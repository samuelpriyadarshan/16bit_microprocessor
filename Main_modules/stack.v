==> flow/design.v <==
`timescale 1ns / 1ps
module stack( clk,data_out, push, pop, data_in, rst, count);
    input [15:0] data_in;
    input push, pop,clk,rst;
    input [1:0] count;
    output reg [15:0] data_out;
    reg [15:0] stack_memory [11:0];
    reg [11:0] SP;
    initial begin
        stack_memory [0] = 0;stack_memory [1] = 0;stack_memory [2] = 0;stack_memory [3] = 0;
        stack_memory [4] = 0;stack_memory [5] = 0;stack_memory [6] = 0;stack_memory [7] = 0;
        stack_memory [8] ='d0;stack_memory [9] ='d0;stack_memory [10] ='d0;stack_memory [11] ='d0;
        SP = 'd1; data_out = 16'd0;  
    end
    always@(posedge clk)begin
        if(count == 1)begin    
            if (push)begin
                SP <= SP + 1'b1;
                stack_memory[SP] <= data_in;
            end
        end
        if(count == 0)begin
                        if (pop) begin
                            SP = SP - 1'b1;
                            data_out <= stack_memory[SP] ;
                        end
                end
    end
endmodule
; ---- Reports on stack
; The steps from the RTL of stack to its reports follow in flow order.
; Line numbers count from 1 in the design file above.
; Not given: --
[inputs]
top_module = stack
clock_port = clk
cell_library = sky130hd
corner = tt_025C_1v80

; ---- Word-level counts
; Source: Yosys, flattened and elaborated, memories not mapped. Widths are those after wreduce. Print and check cells do not count. Equal cells are merged and count once.
; Yosys's memory passes give these memory sizes; they may raise the number of words (mostly to a power of two), join words into wider ones and drop unused or constant bits.
[op_classes]
equal = 1
reduce_logical = 2
addsub = 1
mux = 6
[op_table]
columns = operator, count
row1 = two-way mux 16 bit, 2
row2 = subtractor 12 x 1 -> 12 bit with constant B, 1
row3 = two-way mux 4 bit, 2
row4 = == test 2 x 1 -> 1 bit with constant B, 1
row5 = logical NOT 2 bit, 1
row6 = AND reduction 2 bit, 1
row7 = two-way mux 1 bit, 2
[word_totals]
wordCells = 12
clocked_rd_ports_x_width = 16
reg_bits = 12
input_bits = 22
mem_count = 1
out_inout_bits = 16
mem_bits_rw = 192
[mem_list]
columns = memory, size, word_bits, rd, write_ports, line
row1 = stack_memory, 12, 16, 1, 1, 7  ; reg [15:0] stack_memory [11:0];

; ---- Longest topological paths
; Depth = most cells in a row (Yosys ltp): at word level without a register or memory, in the mapped netlist without a sequential cell, where the memories' decode and read muxes count.
[depth]
ltp_word = 2
ABC_AREA = 0
ltp_mapped = 9
depth_no_buf = 7

; ---- Synthesis result
; Yosys stat after the flow's synthesis: flattened, memories mapped to cells. It holds for the ABC_AREA given above (unset counts as 0); a run with the other value may have another netlist.
; Totals and module areas in this step are rounded.
[by_type]
columns = cell_type, count, type_area_um2
row1 = sky130_fd_sc_hd__edfxtp_1, 212, 6.37E+03
row2 = sky130_fd_sc_hd__mux2_2, 64, 720.691
row3 = sky130_fd_sc_hd__mux4_2, 10, 225.216
row4 = sky130_fd_sc_hd__o22ai_1, 32, 200.192
row5 = sky130_fd_sc_hd__mux4_1, 6, 157.651
row6 = sky130_fd_sc_hd__o31ai_2, 11, 137.632
row7 = sky130_fd_sc_hd__buf_6, 7, 78.826
row8 = sky130_fd_sc_hd__nand2_1, 20, 75.072
row9 = sky130_fd_sc_hd__ha_1, 4, 50.048
row10 = sky130_fd_sc_hd__nand2_4, 4, 45.043
row11 = sky130_fd_sc_hd__buf_4, 5, 37.536
row12 = sky130_fd_sc_hd__o31ai_1, 5, 37.536
row13 = sky130_fd_sc_hd__buf_2, 7, 35.034
row14 = sky130_fd_sc_hd__nor2_1, 9, 33.782
row15 = sky130_fd_sc_hd__xnor2_4, 1, 27.526
row16 = sky130_fd_sc_hd__nor3_1, 4, 20.019
row17 = sky130_fd_sc_hd__nor3_4, 1, 16.266
row18 = sky130_fd_sc_hd__xor2_2, 1, 16.266
; Not listed: further types 6, cells in them 8.
[synth_totals]
seq_area_um2 = 6370
buf_cells = 19
mapped_area_um2 = 8330
mapped_cells = 411
ff_cells = 212

; ---- Timing after synthesis
; Source: OpenSTA report_checks on the synthesized netlist (no wires, ideal clock, input and output delay 20% of the period each), path of least setup slack; recovery checks are left aside. Register names are those of the netlist, which keeps one name where synthesis merged equal registers.
[synth_timing]
kind = input-to-reg
start = input port count[1]
end = register SP[0]
setup_ns = 0.427
launch_ns = 0.870
t_arrival_ns = 2.411
tclk_ns = 4.35
input_delay_ns = 0.870
n_path_buf = 0
driving_pins = 1
required_time_ns = 3.923
delay_ns = 1.968
path_slack_ns = 1.512
period_less_setup_slack_ns = 2.838
; "delay_ns" = arrival - input delay + setup time.
; "driving_pins" counts driving pins, that of a launching flip-flop among them; a cell with two outputs on the path counts twice.
; "period_less_setup_slack_ns" is the clock period less the worst setup slack; recovery checks do not enter. This is arithmetic on one report: input and output delays are still those of the set period (20% each).
; Between the ends stands the longest chain of elaborated cells between them, by number of cells; it is not shown to be the way that was timed. Of several equally long chains one is given.
; Each line given opens the expression or statement behind the cell; cells for indexed reads and writes are added by Yosys, which also makes memories of some case tables.
[synth_between]
cell_sequence = sky130_fd_sc_hd__nor3b_1
elab_chain_cells = 2
cone_cells = 2
cone_lines = 1
cone_classes = reduce/logical (2)
[synth_rtl]
columns = element, line
row1 = start: declaration, 5  ; input [1:0] count;
row2 = logical NOT 2 bit, 22  ; if(count == 0)begin
row3 = AND reduction 2 bit, --
row4 = end: assignment, 18  ; SP <= SP + 1'b1;
row5 = end: assignment, 24  ; SP = SP - 1'b1;
row6 = end: declaration, 8  ; reg [11:0] SP;

; ---- Timing after layout
; Path of least setup slack in the final report of run 1 (OpenROAD, finished layout, wires in). Where an end is a register, its clock arrival counts in the times.
[layout_timing]
kind = reg-to-reg
start = register SP[0]
end = register data_out[1]
launch_ns = 0.49
setup_ns = 0.25
n_path_buf = 1
path_slack_ns = 0.00
t_arrival_ns = 2.18
driving_pins = 7
tclk_ns = 1.95
required_time_ns = 2.19
; Between the ends stands the longest chain of elaborated cells between them, by number of cells; it is not shown to be the way that was timed. Of several equally long chains one is given.
[layout_between]
cell_sequence = sky130_fd_sc_hd__edfxtp_1 sky130_fd_sc_hd__inv_8 sky130_fd_sc_hd__ha_4 sky130_fd_sc_hd__buf_12 sky130_fd_sc_hd__mux2_4 sky130_fd_sc_hd__o22ai_2 sky130_fd_sc_hd__o31ai_1
elab_chain_cells = 1
cone_cells = 1
cone_lines = 1
cone_classes = add/sub (1)
[layout_rtl]
columns = element, line
row1 = start: declaration, 8  ; reg [11:0] SP;
row2 = start: assignment, 18  ; SP <= SP + 1'b1;
row3 = start: assignment, 24  ; SP = SP - 1'b1;
row4 = subtractor 12 x 1 -> 12 bit, 24
row5 = end: declaration, 6  ; output reg [15:0] data_out;

; 2 stored runs of stack in the flow (synthesis by Yosys, layout by OpenROAD, sky130hd cells), in arbitrary order. Constraints: input delay and output delay 20% of the set period each, output load 0.01 pF.
; "period_less_ws_ns" means the clock period less the worst setup slack. The figure is calculated, with input and output delays left at 20% of the set period.
; "worstPathTime_ns" = time allowed to the worst setup path (clock period - input delay - output delay, where it has them) - its slack; a late launch clock adds to it, a late capture clock takes from it.
; "power_mw" is the tool's figure for a default switching activity; nothing was simulated.
; Measured values are rounded.

[run 1: settings]
period_ns = 1.95
CORE_UTILIZATION = 37
PLACE_DENSITY_LB_ADDON = 0.14
HOLD_SLACK_MARGIN = -0.1
CORE_ASPECT_RATIO = 1.29
CORE_MARGIN = 6
CELL_PAD_IN_SITES_GLOBAL_PLACEMENT = 1
CELL_PAD_IN_SITES_DETAIL_PLACEMENT = 0
CTS_CLUSTER_DIAMETER = 335
CAP_MARGIN = 35
MAX_ROUTING_LAYER = met4
SLEW_MARGIN = 20
[run 1: results]
synth_chip_area_um2 = 8330
final_hold_ws_ns = 0.725
worstPathTime_ns = 1.95
worst_setup_path_type = reg-to-reg
stdcell_area_um2 = 10700
period_less_ws_ns = 1.947
setupTns_ns = 0.000
power_mw = 9.56
setup_ws_ns = 0.003
final_die_area_um2 = 26300

[run 2: settings]
period_ns = 3.27
SETUP_SLACK_MARGIN = 0.95
CAP_MARGIN = 20
CORE_MARGIN = 2
CORE_UTILIZATION = 40
SLEW_MARGIN = 20
[run 2: results]
synth_chip_area_um2 = 8330
period_less_ws_ns = 2.163
worstPathTime_ns = 2.16
worst_setup_path_type = reg-to-reg
setupTns_ns = 0.000
final_hold_ws_ns = 0.656
final_die_area_um2 = 22000
setup_ws_ns = 1.11
stdcell_area_um2 = 9950
power_mw = 5.72
